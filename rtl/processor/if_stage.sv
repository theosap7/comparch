==> flow/design.v <==
module if_stage  (input logic 	      clk,              
				  input logic 	      rst,              
				  input logic 	      mem_wb_valid_inst, 
			      input logic   	  ex_take_branch_out, 
				  input logic [31:0]  ex_target_PC_out,   
				  input logic [31:0]  Imem2proc_data,     
				  input logic stall,
				  output logic [31:0] proc2Imem_addr,     
				  output logic [31:0] if_PC_out,          
				  output logic [31:0] if_NPC_out,         
			      output logic [31:0] if_IR_out,          
				  output logic        if_valid_inst_out   
				  );
logic [31:0] PC_reg; 				    
logic [31:0] PC_plus_4;
logic [31:0] next_PC;
logic 	PC_enable;
assign proc2Imem_addr ={PC_reg[31:2], 2'b0};
assign if_IR_out = Imem2proc_data;
assign PC_plus_4 = PC_reg + 4;
assign next_PC = (ex_take_branch_out) ? ex_target_PC_out : PC_plus_4;
assign PC_enable = (ex_take_branch_out)|(!ex_take_branch_out&!stall);
assign if_PC_out = PC_reg;
assign if_NPC_out = PC_plus_4;
always_ff @(posedge clk) begin
	if(rst)
		PC_reg <= 0;        
	else if(PC_enable)
		PC_reg <= next_PC;  
end 
always_ff @(posedge clk) begin
	if (rst)
		if_valid_inst_out <= 1; 
	else
		if_valid_inst_out <= 1; 
end
endmodule   
# Reports on if_stage
# Tool output for the design above, in the order of the flow.
# Lines are those of the file above, counted from 1.
# Operators: Yosys type, input widths -> output width; for muxes data width and select width s.
# Library cell names are shortened.
# A cell with -- has no value.
# setup
top,if_stage
clk_port,clk
cell_library,sky130hd
corner,tt_025C_1v80

# Word level
# Yosys after proc, flatten, opt, wreduce and memory -nomap, before mapping. Enables and synchronous resets that opt folds into registers are not counted as muxes. Memory bits, and registers merged into a memory's read port (data or address), are not among the register bits. Print and check cells are not counted. Equal cells are merged and count once.
# classes
reduce_logical,2
muxes,1
n_mul,0
n_shift,0
eq_ne,0
div,0
compare,0
n_logic,2
addsub,1
# ops
op,count
$add 32x3->32 const B,1
$mux 32,1
$logic_not 1->1,2
$and 1x1->1,1
$or 1x1->1,1
# bits
clocked_rd_ports_x_width,0
output_inout_bits,129
register_bits,32
inputBits,69
elab_cells,7
mem_bits_ro,0
latch_bits,0
mem_count,0
ram_bits,0

# Longest topological paths
# Yosys ltp: most cells in a row. Word level: on the elaborated netlist, between registers, memories and ports. Mapped: between sequential cells and ports; inverters and the memories' decode and read muxes count.
# depth
depth_word,3
ABC_AREA,1
mapped_depth,10
mapped_depth_nobuf,10

# After synthesis
# The flow's flattened synthesis, as Yosys stat reports it; memories are mapped. The netlist is that of the ABC_AREA named above (0 if unset); the other value can give another one.
# mapped
ff_cells,32
cell_count,433
synth_area_um2,2768.9
# types
cell,count,type_area_um2
dfxtp_1,32,640.614
buf_4,68,510.49
nand2_1,134,502.982
inv_1,46,172.666
nor2_1,34,127.622
a21oi_1,21,105.101
nor2_4,9,101.347
xor2_2,6,97.594
o21ai_0,16,80.077
nand3_1,15,75.072
a22o_1,8,70.067
a31oi_1,7,43.792
xor2_1,5,43.792
xnor2_1,4,35.034
clkbuf_1,9,33.782
nand2_2,4,25.024
nor2_2,4,25.024
nand2_4,2,22.522
# Other cell types: 5; their cells: 9.

# Worst setup path after synthesis
# Source: OpenSTA report_checks on the synthesized netlist (no wires, ideal clock, input and output delay 20% of the period each), path of least setup slack; recovery checks are left aside. Register names are those of the netlist, which keeps one name where synthesis merged equal registers.
# synth_path
path_kind,register to output
from,reg PC_reg[3]
to,out if_NPC_out[16]
n_path_buf,0
arrival_time_ns,1.352
output_delay_ns,0.694
setup_slack_ns,1.424
tclk_ns,3.47
path_delay_ns,1.352
driving_pins,7
synth_period_reached_ns,2.046
# "path_delay_ns" = arrival - input delay + setup time.
# At an output port there is no setup time.
# "driving_pins": output pins that drive a net of the path, with the launching flip-flop's if there is one; two outputs of one cell count as two.
# "synth_period_reached_ns" is the clock period less the worst setup slack; recovery checks do not enter. This is arithmetic on one report: input and output delays are still those of the set period (20% each).
# Between the ends stands the longest chain of elaborated cells between them, by number of cells; it is not shown to be the way that was timed. Of several equally long chains one is given.
# A line is the first line of the expression or statement that the cell stems from. Yosys adds cells for indexed reads and writes and turns some case tables into memories.
# synth_via
path_cell_list,dfxtp_1 > ha_1 > nand2_1 > nor2_4 > nand2_2 > nor2_2 > xor2_1
elab_chain_len,1
cells_between,1
cone_lines,1
# synth_rtl
element,line_no,text
start: declaration,14,logic [31:0] PC_reg;
start: assignment,27,PC_reg <= 0;
start: assignment,29,PC_reg <= next_PC;
$add 32x3->32,20,assign PC_plus_4 = PC_reg + 4;
end: declaration,10,"output logic [31:0] if_NPC_out,"

# Worst path after layout
# Path of least setup slack in the final report of record 1 (OpenROAD, finished layout, wires in). Where an end is a register, its clock arrival counts in the times.
# layout_path
path_kind,register to output
from,reg PC_reg[18]
to,out if_NPC_out[29]
driving_pins,9
n_path_buf,1
tclk_ns,1.81
output_delay_ns,0.36
setup_slack_ns,-0.31
arrival_time_ns,1.76
# Between the ends stands the longest chain of elaborated cells between them, by number of cells; it is not shown to be the way that was timed. Of several equally long chains one is given.
# layout_via
path_cell_list,dfxtp_1 > nand2_1 > nor2_1 > nand2_1 > nor2_2 > nand2_1 > nand2_1 > nand2_1 > buf_2
elab_chain_len,1
cells_between,1
cone_lines,1
# layout_rtl
element,line_no,text
start: declaration,14,logic [31:0] PC_reg;
start: assignment,27,PC_reg <= 0;
start: assignment,29,PC_reg <= next_PC;
$add 32x3->32,20,assign PC_plus_4 = PC_reg + 4;
end: declaration,10,"output logic [31:0] if_NPC_out,"

# Settings and measured results of 2 stored flow runs for module if_stage (sky130hd), not sorted in any way. The constraints put input and output delay at 20% of the set period each and load the outputs with 0.01 pF.
# "period_less_ws_ns" = clock period - worst setup slack. The figure is calculated, with input and output delays left at 20% of the set period.
# "worstPathTime_ns" is the time allowed to the run's worst setup path (the clock period less input and output delay, where it has them) less its slack. Clock arrival times count: a late capture clock shortens it, a late launch clock lengthens it.
# "power_total_uw" is the tool's figure for a default switching activity; nothing was simulated.
# Among the settings, -- means not set for that run.
# A result given as -- is not shown for that run.
run name,period_ns,CORE_UTILIZATION,SETUP_SLACK_MARGIN,PLACE_DENSITY,HOLD_SLACK_MARGIN,CORE_ASPECT_RATIO,CORE_MARGIN,ABC_AREA,CAP_MARGIN,SLEW_MARGIN,PLACE_DENSITY_LB_ADDON,CELL_PAD_IN_SITES_DETAIL_PLACEMENT,GPL_ROUTABILITY_DRIVEN,MIN_ROUTING_LAYER,MAX_ROUTING_LAYER,synthArea_um2,final_die_area_um2,post_route_stdcell_area_um2,final_util_pct,ws_setup_ns,total_negative_slack_ns,final_hold_ws_ns,power_total_uw,period_less_ws_ns,worstPathTime_ns,worst_setup_path_type
record 1,1.81,34,-0.12,0.93,0.08,0.69,9,1,20,20,--,--,--,--,--,2768.9,11772.5,4620.7,60.4,-0.308,-5.098,0.569,2436,2.118,1.76,register to output
record 2,2.07,67,--,--,0.09,--,2,1,20,15,0.26,2,1,met2,met4,--,--,--,--,--,--,--,--,--,--,--
# Record 2: did not finish, placement stopped with FLW-0024
